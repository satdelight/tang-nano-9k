==> flow/design.v <==
module i2c_master_multibyte #(
    parameter CLK_FREQ = 27_000_000,
    parameter I2C_FREQ = 100_000
) (
    input  wire clk,
    input  wire rst_n,
    input  wire start,          
    input  wire stop,           
    input  wire data_valid,     
    input  wire [7:0] data_in,  
    output reg  data_req,       
    output reg  busy,           
    output reg  scl,
    inout  wire sda
);
    localparam integer DIVIDER = (CLK_FREQ / (I2C_FREQ * 2));
    reg [15:0] clk_cnt;
    reg [3:0] state;
    reg [7:0] shifter;
    reg [3:0] bit_cnt;
    reg sda_out, sda_oe;
    wire sda_in = sda;
    reg last_byte;  
    localparam
        IDLE    = 4'd0,
        START   = 4'd1,
        LOAD    = 4'd2,
        SEND0   = 4'd3,
        SEND1   = 4'd4,
        ACK0    = 4'd5,
        ACK1    = 4'd6,
        STOP0   = 4'd7,
        STOP1   = 4'd8,
        DONE    = 4'd9;
    assign sda = sda_oe ? sda_out : 1'bz;
    always @(posedge clk or negedge rst_n) begin
        if (!rst_n) begin
            scl <= 1;
            sda_out <= 1;
            sda_oe <= 1;
            busy <= 0;
            bit_cnt <= 0;
            data_req <= 0;
            state <= IDLE;
            clk_cnt <= 16'd0;
            last_byte <= 0;
        end else begin
            case (state)
                IDLE: begin
                    scl <= 1;
                    sda_out <= 1;
                    sda_oe <= 1;
                    busy <= 0;
                    clk_cnt <= 16'd0;
                    data_req <= 0;
                    last_byte <= 0;
                    if (start) begin
                        busy <= 1;
                        state <= START;
                    end
                end
                START: begin
                    sda_out <= 0; sda_oe <= 1; scl <= 1;
                    clk_cnt <= (clk_cnt + 16'd1);
                    if (clk_cnt == DIVIDER-1) begin
                        clk_cnt <= 16'd0;
                        scl <= 0;
                        state <= LOAD;
                    end
                end
                LOAD: begin
                    data_req <= 1;
                    if (data_valid) begin
                        shifter <= data_in;
                        bit_cnt <= 4'd7;
                        last_byte <= stop;
                        data_req <= 0;
                        state <= SEND0;
                    end
                end
                SEND0: begin
                    sda_out <= shifter[bit_cnt]; sda_oe <= 1; scl <= 0;
                    clk_cnt <= (clk_cnt + 16'd1);
                    if (clk_cnt == DIVIDER-1) begin
                        clk_cnt <= 16'd0;
                        scl <= 1;
                        state <= SEND1;
                    end
                end
                SEND1: begin
                    sda_out <= shifter[bit_cnt]; sda_oe <= 1; scl <= 1;
                    clk_cnt <= (clk_cnt + 16'd1);
                    if (clk_cnt == DIVIDER-1) begin
                        clk_cnt <= 16'd0;
                        if (bit_cnt == 0)
                            state <= ACK0;
                        else begin
                            bit_cnt <= bit_cnt - 4'd1;
                            scl <= 0;
                            state <= SEND0;
                        end
                    end
                end
                ACK0: begin
                    sda_oe <= 0; scl <= 0;
                    clk_cnt <= (clk_cnt + 16'd1);
                    if (clk_cnt == DIVIDER-1) begin
                        clk_cnt <= 16'd0;
                        scl <= 1;
                        state <= ACK1;
                    end
                end
                ACK1: begin
                    sda_oe <= 0; scl <= 1;
                    clk_cnt <= (clk_cnt + 16'd1);
                    if (clk_cnt == DIVIDER-1) begin
                        clk_cnt <= 16'd0;
                        if (last_byte)
                            state <= STOP0;
                        else begin
                            scl <= 0;
                            sda_oe <= 1;
                            state <= LOAD;
                        end
                    end
                end
                STOP0: begin
                    sda_out <= 0; sda_oe <= 1; scl <= 0;
                    clk_cnt <= (clk_cnt + 16'd1);
                    if (clk_cnt == DIVIDER-1) begin
                        clk_cnt <= 16'd0;
                        scl <= 1;
                        state <= STOP1;
                    end
                end
                STOP1: begin
                    sda_out <= 1; sda_oe <= 1; scl <= 1;
                    clk_cnt <= (clk_cnt + 16'd1);
                    if (clk_cnt == DIVIDER-1) begin
                        clk_cnt <= 16'd0;
                        state <= DONE;
                    end
                end
                DONE: begin
                    busy <= 0;
                    state <= IDLE;
                end
            endcase
        end
    end
endmodule
module i2c_oled_init_top (
    input  wire clk,
    input  wire rst_n,
    output wire scl,
    inout  wire sda,
    output wire oled_init_done_n
);
    wire fsm_init_done;
    assign oled_init_done_n = ~fsm_init_done;  
    wire start, stop, data_valid, data_req, busy;
    wire [7:0] data_out;
    oled_init_multibyte oled_fsm (
        .clk(clk), .rst_n(rst_n),
        .start(start), .stop(stop),
        .data_valid(data_valid), .data_out(data_out),
        .data_req(data_req), .busy(busy),
        .init_done(fsm_init_done)
    );
    i2c_master_multibyte #(
        .CLK_FREQ(27_000_000),  
        .I2C_FREQ(100_000)      
    ) i2c (
        .clk(clk), .rst_n(rst_n),
        .start(start), .stop(stop),
        .data_valid(data_valid), .data_in(data_out),
        .data_req(data_req), .busy(busy),
        .scl(scl), .sda(sda)
    );
endmodule
module oled_init_multibyte #(
    parameter I2C_ADDR = 8'h78  
) (
    input  wire clk,
    input  wire rst_n,
    output reg  start,         
    output reg  stop,          
    output reg  data_valid,    
    output reg  [7:0] data_out,
    input  wire data_req,      
    input  wire busy,          
    output reg  init_done
);
    reg [7:0] init_data [0:51];
    initial begin
        init_data[0]  = I2C_ADDR;      
        init_data[1]  = 8'h00;         
        init_data[2]  = 8'hAE;         
        init_data[3]  = 8'h00; init_data[4]  = 8'hD5; init_data[5]  = 8'h80;
        init_data[6]  = 8'h00; init_data[7]  = 8'hA8; init_data[8]  = 8'h3F;
        init_data[9]  = 8'h00; init_data[10] = 8'hD3; init_data[11] = 8'h00;
        init_data[12] = 8'h00; init_data[13] = 8'h40;
        init_data[14] = 8'h00; init_data[15] = 8'h8D; init_data[16] = 8'h14;
        init_data[17] = 8'h00; init_data[18] = 8'h20; init_data[19] = 8'h00;
        init_data[20] = 8'h00; init_data[21] = 8'hA1;
        init_data[22] = 8'h00; init_data[23] = 8'hC8;
        init_data[24] = 8'h00; init_data[25] = 8'hDA; init_data[26] = 8'h12;
        init_data[27] = 8'h00; init_data[28] = 8'h81; init_data[29] = 8'hCF;
        init_data[30] = 8'h00; init_data[31] = 8'hD9; init_data[32] = 8'hF1;
        init_data[33] = 8'h00; init_data[34] = 8'hDB; init_data[35] = 8'h40;
        init_data[36] = 8'h00; init_data[37] = 8'hA4;
        init_data[38] = 8'h00; init_data[39] = 8'hA6;
        init_data[40] = 8'h00; init_data[41] = 8'h2E;
        init_data[42] = 8'h00; init_data[43] = 8'h00;
        init_data[44] = 8'h00; init_data[45] = 8'h10;
        init_data[46] = 8'h00; init_data[47] = 8'hB0;
        init_data[48] = 8'h00; init_data[49] = 8'hAF;
        init_data[50] = 8'hA5;  
        init_data[51] = 8'h00;
    end
    reg [7:0] idx;
    reg fsm_active;
    always @(posedge clk or negedge rst_n) begin
        if (!rst_n) begin
            idx <= 8'd0;
            start <= 0;
            stop <= 0;
            data_valid <= 0;
            data_out <= 8'h00;
            fsm_active <= 0;
            init_done <= 0;
        end else begin
            if (!fsm_active && !init_done) begin
                if (!busy) begin
                    idx <= 8'd0;
                    fsm_active <= 1;
                    start <= 1;  
                end
            end else if (fsm_active) begin
                start <= 0;
                if (data_req) begin
                    data_out <= init_data[idx];
                    data_valid <= 1;
                    if (idx == 8'd51) stop <= 1;
                end
                if (data_valid) begin
                    data_valid <= 0;
                    stop <= 0;
                    idx <= idx + 8'd1;
                    if (idx == 8'd51) begin
                        fsm_active <= 0;
                        init_done <= 1;
                    end
                end
            end
        end
    end
endmodule
Step by step through the tools: i2c_oled_init_top
What the tools print for i2c_oled_init_top, step after step.
Line numbers count from 1 in the design file above.
Operators: Yosys type, input widths -> output width; for muxes data width and select width s.
{ "setup": {"top_module": "i2c_oled_init_top", "clock": "clk", "cell_library": "sky130hd", "lib_corner": "tt_025C_1v80"} }

Word-level counts
Yosys after proc, flatten, opt, wreduce and memory -nomap, before mapping. Memory bits, and registers merged into a memory's read port (data or address), are not among the register bits. Print and check cells are not counted. Equal cells are merged and count once.
Memory sizes are those after Yosys's memory passes, which may raise the word count (mostly to a power of two), join words into wider ones and drop unused or constant bits.
{ "word_totals": {"reg_bits": 51, "mem_bits_ro": 416, "clocked_rd_ports_x_width": 8, "n_memories": 1, "output_inout_bits": 3} }
{ "mem_list": {"columns": ["memory", "size", "width", "rd", "wr", "line", "text"], "rows": [
  ["oled_fsm.init_data", 52, 8, 1, 0, 194, "reg [7:0] init_data [0:51];"]
]} }
{ "op_classes": {"addsub": 3, "equal": 22, "shifts": 1, "mux": 52, "bitwise": 2, "reduce_logical": 34} }
{ "ops": {"columns": ["op", "n"], "rows": [
  ["$mux 4", 12],
  ["$pmux 4 s10", 1],
  ["$pmux 16 s2", 1],
  ["$mux 8", 4],
  ["$mux 1", 24],
  ["$add 16x1->16 const B", 1],
  ["$eq 16x8->1 const B", 1],
  ["$eq 4x3->1 const B", 4],
  ["$mux 16", 1],
  ["$ne 2x1->1 const B", 7],
  ["$reduce_bool 2->1", 7],
  ["$reduce_and 4->1", 3],
  ["$reduce_and 10->1", 1],
  ["$reduce_bool 10->1", 1],
  ["$reduce_and 3->1", 3],
  ["$ne 2x2->1 const B", 4],
  ["$eq 4x2->1 const B", 2],
  ["$eq 4x4->1 const B", 2],
  ["$logic_not 4->1", 2],
  ["$add 8x1->8 const B", 1],
  ["$shiftx 8x4->1", 1],
  ["$eq 8x6->1 const B", 1],
  ["$reduce_bool 8->1", 1],
  ["$pmux 4 s2", 1],
  ["$reduce_bool 7->1", 1],
  ["$reduce_or 7->1", 1],
  ["$reduce_and 2->1", 3],
  ["$reduce_or 2->1", 3]
]} }
Not listed: further kinds 12, cells in them 20.

Longest topological paths
Longest topological path by Yosys (ltp), each cell counted once; first at word level (registers and memories cut), then after technology mapping (sequential cells cut; the memories' decode and read muxes count).
{ "depth": {"depth_word": 5, "ABC_AREA": 0, "ltp_mapped": 9, "mapped_depth_nobuf": 7} }

After synthesis
Yosys stat after the flow's synthesis: flattened, memories mapped to cells. It holds for the ABC_AREA given above (unset counts as 0); a run with the other value may have another netlist.
{ "synth_totals": {"stdcells": 375, "area_um2": 3507.1, "sequential_area_um2": 1645.3, "ffs": 64, "n_buf": 18} }
{ "by_type": {"columns": ["type", "n"], "rows": [
  ["sky130_fd_sc_hd__dfrtp_1", 53],
  ["sky130_fd_sc_hd__edfxtp_1", 8],
  ["sky130_fd_sc_hd__nand2_1", 57],
  ["sky130_fd_sc_hd__ha_1", 11],
  ["sky130_fd_sc_hd__a21oi_1", 25],
  ["sky130_fd_sc_hd__o21ai_0", 24],
  ["sky130_fd_sc_hd__nor2_1", 25],
  ["sky130_fd_sc_hd__a31oi_1", 14],
  ["sky130_fd_sc_hd__mux2i_1", 8],
  ["sky130_fd_sc_hd__dfstp_2", 3],
  ["sky130_fd_sc_hd__mux4_2", 3],
  ["sky130_fd_sc_hd__nand3_1", 13],
  ["sky130_fd_sc_hd__inv_1", 16],
  ["sky130_fd_sc_hd__clkbuf_1", 14],
  ["sky130_fd_sc_hd__a41oi_1", 5],
  ["sky130_fd_sc_hd__and3_1", 7],
  ["sky130_fd_sc_hd__or3_1", 5],
  ["sky130_fd_sc_hd__a211oi_1", 4]
]} }
Other cell types: 43; their cells: 80.
By module: a second synthesis without flattening, with its own total; a netlist apart from the flattened one above.
{ "hier_totals": {"hier_cells": 397, "area_unflattened_um2": 3764.9} }
Rows give one instance, submodules left out.
{ "modules": {"columns": ["module", "instances", "cells", "mod_area_um2"], "rows": [
  ["i2c_master_multibyte", 1, 216, 2204.6],
  ["oled_init_multibyte", 1, 180, 1556.5],
  ["i2c_oled_init_top", 1, 1, 3.8]
]} }

Worst setup path after synthesis
OpenSTA on the mapped netlist: ideal clock, no wires. The path of least setup slack (recovery checks aside). Input and output delay are each 20% of the period. Register names are those of the netlist, which keeps one name where synthesis merged equal registers.
{ "synth_timing": {"path_kind": "register to register", "from": "register i2c.clk_cnt[13]", "to": "register i2c.clk_cnt[2]", "period_ns": 2.57, "setup_ns": 0.137, "t_first_pin_ns": 0.000, "arrival_ns": 2.064, "setup_slack_ns": 0.369, "delay_ns": 2.201, "driving_pins": 8, "synth_period_reached_ns": 2.201} }
"delay_ns" is the arrival time less input delay plus setup time.
"driving_pins" counts driving pins, that of a launching flip-flop among them; a cell with two outputs on the path counts twice.
"synth_period_reached_ns" = period - worst setup slack (recovery checks aside). The figure is calculated, with input and output delays left at 20% of the set period.
The rows between start and end are the longest chain of elaborated cells between them; the timing report does not say that the signal goes this way. Where chains are equally long, one stands for them.
A line is the first line of the expression or statement that the cell stems from. Yosys adds cells for indexed reads and writes and turns some case tables into memories.
At most two assigning lines are given for a register; there are more.
{ "synth_between": {"path_cell_list": "sky130_fd_sc_hd__dfrtp_1 sky130_fd_sc_hd__or4_4 sky130_fd_sc_hd__or4_4 sky130_fd_sc_hd__o21a_1 sky130_fd_sc_hd__buf_6 sky130_fd_sc_hd__buf_6 sky130_fd_sc_hd__a21oi_1 sky130_fd_sc_hd__a31oi_1", "elab_chain_cells": 3} }
{ "synth_lines": {"columns": ["element", "line", "text"], "rows": [
  ["from (decl)", 17, "reg [15:0] clk_cnt;"],
  ["from (assign)", 64, "clk_cnt <= (clk_cnt + 16'd1);"],
  ["from (assign)", 83, "clk_cnt <= (clk_cnt + 16'd1);"],
  ["$eq 16x8->1", 139, "if (clk_cnt == DIVIDER-1) begin"],
  ["$mux 16", 139, null],
  ["$pmux 16 s2", 48, "case (state)"],
  ["to (assign)", 64, null],
  ["to (assign)", 83, null],
  ["to (decl)", 17, null]
]} }

# Flow runs of i2c_oled_init_top

i2c_oled_init_top through Yosys and OpenROAD on sky130hd: 2 stored runs, unordered, with their settings. The constraints put input and output delay at 20% of the set period each and load the outputs with 0.01 pF.

settings of flow run A
{
  "period_ns": 2.21,
  "CORE_UTILIZATION": 68,
  "SETUP_SLACK_MARGIN": 0.02,
  "PLACE_DENSITY_LB_ADDON": 0.09,
  "CORE_ASPECT_RATIO": 1.86,
  "CELL_PAD_IN_SITES_GLOBAL_PLACEMENT": 2,
  "ABC_AREA": 0,
  "SLEW_MARGIN": 35,
  "MIN_ROUTING_LAYER": "met1",
  "MAX_ROUTING_LAYER": "met5",
  "CAP_MARGIN": 20,
  "CORE_MARGIN": 2
}
report of flow run A: did not finish, place, FLW-0024

settings of flow run B
{
  "period_ns": 1.62,
  "CORE_UTILIZATION": 70,
  "SETUP_SLACK_MARGIN": 0.11,
  "PLACE_DENSITY_LB_ADDON": 0.04,
  "TNS_END_PERCENT": 35,
  "GPL_TIMING_DRIVEN": 1,
  "GPL_ROUTABILITY_DRIVEN": 1,
  "SLEW_MARGIN": 5,
  "CAP_MARGIN": 20,
  "CORE_MARGIN": 2
}
report of flow run B: did not finish, route, DPL-0038
